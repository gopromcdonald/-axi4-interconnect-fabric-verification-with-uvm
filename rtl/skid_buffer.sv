==> flow/design.v <==
package axi_types_pkg;
parameter int AXI_ID_W = 4;
parameter int AXI_ADDR_W = 32;
parameter int AXI_DATA_W = 64;  
parameter int AXI_STRB_W = AXI_DATA_W/8;
typedef enum logic [1:0] {
  AXI_BURST_FIXED=2'b00, 
  AXI_BURST_INCR=2'b01, 
  AXI_BURST_WRAP=2'b10
  } axi_burst_e;
typedef struct packed {
  logic [AXI_ID_W-1:0] id;
  logic [AXI_ADDR_W-1:0] addr;
  logic [7:0] len;  
  logic [2:0] size;  
  axi_burst_e burst;
  logic [3:0] qos;
  logic [3:0] cache;
  logic [2:0] prot;
} axi_aw_ar_t;
typedef struct packed {
  logic [AXI_DATA_W-1:0] data;
  logic [AXI_STRB_W-1:0] strb;
  logic last;
} axi_w_t;
typedef struct packed {
  logic [AXI_ID_W-1:0] id;
  logic [1:0] resp;  
} axi_b_t;
typedef struct packed {
  logic [AXI_ID_W-1:0] id;
  logic [AXI_DATA_W-1:0] data;
  logic [1:0] resp;
  logic last;
} axi_r_t;
endpackage
module skid_buffer #(parameter W=32) (
  input  logic clk, rst_n,
  input  logic        in_valid,
  output logic        in_ready,
  input  logic [W-1:0] in_data,
  output logic        out_valid,
  input  logic        out_ready,
  output logic [W-1:0] out_data
);
  logic hold_valid; logic [W-1:0] hold_data;
  assign in_ready  = !hold_valid || (out_ready && out_valid);
  assign out_valid = hold_valid ? 1'b1 : in_valid;
  assign out_data  = hold_valid ? hold_data : in_data;
  always_ff @(posedge clk or negedge rst_n) begin
    if (!rst_n) 
      hold_valid <= 1'b0;
    else begin
      if (in_valid && in_ready && !out_ready) begin
        hold_valid <= 1'b1; 
        hold_data <= in_data;
      end else if (out_ready) begin
        hold_valid <= 1'b0;
      end
    end
  end
endmodule
# Tool chain data of skid_buffer
# The steps from the RTL of skid_buffer to its reports follow in flow order.
# Line numbers count from 1 in the design file above.
# Operators carry their Yosys type and port widths (W data, S select, Z words).
# Cell names lack the library's common part.
design:
  design: "skid_buffer"
  clock: "clk"
  library: "sky130hd"
  pvt_corner: "tt_025C_1v80"

# Word-level counts
# Source: Yosys, flattened and elaborated, memories not mapped. Widths are those after wreduce. Registers that Yosys merges into a memory's read port (data or address) are not register bits. Print and check cells do not count. Equal cells are merged and count once.
bits:
  regBits: 33
  inputBits: 36
  out_inout_bits: 34
op_classes:
  mux: 4
  n_reduce_logical: 8
op_table:
  columns: ["op", "count"]
  rows:
  - ["$mux W32", 1]
  - ["$logic_and A1 B1 Y1", 3]
  - ["$mux W1", 3]
  - ["$logic_not A1 Y1", 2]
  - ["$reduce_and A2 Y1", 1]
  - ["$reduce_bool A2 Y1", 1]
  - ["$logic_or A1 B1 Y1", 1]

# Longest topological paths
# Longest topological path by Yosys (ltp), each cell counted once; first at word level (registers and memories cut), then after technology mapping (sequential cells cut; the memories' decode and read muxes count).
depth:
  ltp_word: 6
  abc_area: 0
  ltp_mapped: 3
  depth_no_buf: 1

# Synthesis result
# The flow's flattened synthesis, as Yosys stat reports it; memories are mapped. The netlist is that of the ABC_AREA named above (0 if unset); the other value can give another one.
by_type:
  columns: ["cell_type", "count", "area_total_um2"]
  rows:
  - ["edfxtp_1", 32, 960.922]
  - ["mux2_4", 26, 390.374]
  - ["mux2_2", 6, 67.565]
  - ["buf_12", 2, 40.038]
  - ["dfrtp_1", 1, 25.024]
  - ["buf_6", 2, 22.522]
  - ["and4bb_2", 1, 12.512]
  - ["o21ba_2", 1, 10.01]
  - ["nand2b_1", 1, 6.256]
  - ["or2_2", 1, 6.256]
synth_totals:
  stdcells: 73
  mapped_area_mm2: 0.0015415
  seqArea_mm2: 0.0009859
  ff_cells: 33
  buffers: 4

# Timing after synthesis
# OpenSTA on the mapped netlist: ideal clock, no wires. The path of least setup slack (recovery checks aside). Input and output delay are each 20% of the period. Register names are those of the netlist, which keeps one name where synthesis merged equal registers.
synth_timing:
  path_kind: "register to register"
  start: "reg hold_valid"
  end: "reg hold_data[0]"
  tclk_ns: 1.69
  setup_ns: 0.377
  t_first_pin_ns: 0.000
  arrival_time_ns: 1.334
  t_required_ns: 1.313
  setup_slack_ns: -0.021
  path_delay_ns: 1.711
  driving_pins: 4
  n_path_buf: 2
  period_less_setup_slack_ns: 1.711
# "path_delay_ns" is the arrival time less input delay plus setup time.
# "driving_pins" counts driving pins, that of a launching flip-flop among them; a cell with two outputs on the path counts twice.
# "period_less_setup_slack_ns" is the clock period less the worst setup slack; recovery checks do not enter. This is arithmetic on one report: input and output delays are still those of the set period (20% each).
# Between the ends stands the longest chain of elaborated cells between them, by number of cells; it is not shown to be the way that was timed. Of several equally long chains one is given.
# A line is the first line of the expression or statement that the cell stems from. Yosys adds cells for indexed reads and writes and turns some case tables into memories.
# A register here has more assigning lines than the two given.
synth_via:
  cell_sequence: "dfrtp_1 buf_6 buf_6 and4bb_2"
  elab_chain_len: 6
  cells_between: 7
  lines_between: 3
  classes_between: "mux (1); reduce/logical (6)"
synth_lines:
  columns: ["item", "line", "text"]
  rows:
  - ["start: declaration", 46, "logic hold_valid; logic [W-1:0] hold_data;"]
  - ["start: assignment", 52, "hold_valid <= 1'b0;"]
  - ["start: assignment", 55, "hold_valid <= 1'b1;"]
  - ["$mux W1", 48, "assign out_valid = hold_valid ? 1'b1 : in_valid;"]
  - ["$logic_and A1 B1 Y1", 47, "assign in_ready  = !hold_valid || (out_ready && out_valid);"]
  - ["$logic_or A1 B1 Y1", 47, null]
  - ["$logic_and A1 B1 Y1 (2 in a row)", 54, "if (in_valid && in_ready && !out_ready) begin"]
  - ["$reduce_and A2 Y1", null, null]
  - ["end: assignment", 56, "hold_data <= in_data;"]
  - ["end: declaration", 46, null]

# Timing after layout
# Path of least setup slack in the final report of flow run A (OpenROAD, finished layout, wires in). Where an end is a register, its clock arrival counts in the times.
layout_timing:
  path_kind: "register to output"
  start: "reg hold_valid"
  end: "out out_data[29]"
  tclk_ns: 2.59
  t_first_pin_ns: 0.28
  arrival_time_ns: 1.86
  t_required_ns: 2.07
  setup_slack_ns: 0.21
  driving_pins: 4
  n_path_buf: 2
# Between the ends stands the longest chain of elaborated cells between them, by number of cells; it is not shown to be the way that was timed. Of several equally long chains one is given.
# A register here has more assigning lines than the two given.
layout_via:
  cell_sequence: "dfrtp_2 buf_4 mux2_2 clkdlybuf4s50_1"
  elab_chain_len: 1
  cells_between: 1
  lines_between: 1
  classes_between: "mux (1)"
layout_lines:
  columns: ["item", "line", "text"]
  rows:
  - ["start: declaration", 46, "logic hold_valid; logic [W-1:0] hold_data;"]
  - ["start: assignment", 52, "hold_valid <= 1'b0;"]
  - ["start: assignment", 55, "hold_valid <= 1'b1;"]
  - ["$mux W32", 49, "assign out_data  = hold_valid ? hold_data : in_data;"]
  - ["end: declaration", 44, "output logic [W-1:0] out_data"]

# 2 stored runs of skid_buffer in the flow (synthesis by Yosys, layout by OpenROAD, sky130hd cells), in arbitrary order. Constraints: input delay and output delay 20% of the set period each, output load 0.01 pF.
# "period_less_ws_ns": clock period set for the run, less the worst setup slack. It is reckoned from that one timing run; input and output delays stay at 20% of the period that was set.
# "worst_path_time_ns" = time allowed to the worst setup path (clock period - input delay - output delay, where it has them) - its slack; a late launch clock adds to it, a late capture clock takes from it.
# By "total_power_uw" is meant OpenSTA's value without simulated activity: inputs other than the clock are taken to toggle once in ten clock periods, and the tool carries that through the logic.
runs:
  - name: "flow run A"
    settings:
      period_ns: 2.59
      CORE_UTILIZATION: 27
      SETUP_SLACK_MARGIN: 0.02
      PLACE_DENSITY_LB_ADDON: 0.21
      CORE_ASPECT_RATIO: 0.95
      CORE_MARGIN: 9
      CAP_MARGIN: 20
      SLEW_MARGIN: 20
    results:
      die_footprint_mm2: 0.0087539
      total_power_uw: 1229
      synth_chip_area_mm2: 0.0015415
      worst_path_time_ns: 1.86
      worst_path_kind: "register to output"
      cell_area_final_mm2: 0.002361
      setup_ws_ns: 0.210
      period_less_ws_ns: 2.380
      finalUtil_frac: 0.432
      total_negative_slack_ns: 0.000
  - name: "flow run B"
    settings:
      period_ns: 1.71
      SETUP_SLACK_MARGIN: 0.22
      CAP_MARGIN: 20
      CORE_MARGIN: 2
      CORE_UTILIZATION: 40
      SLEW_MARGIN: 20
    results:
      total_power_uw: 1914
      finalUtil_frac: 0.694
      setup_ws_ns: -0.053
      cell_area_final_mm2: 0.0025612
      die_footprint_mm2: 0.0043666
      worst_path_time_ns: 1.42
      worst_path_kind: "register to output"
      period_less_ws_ns: 1.763
      synth_chip_area_mm2: 0.0015415
      total_negative_slack_ns: -1.291
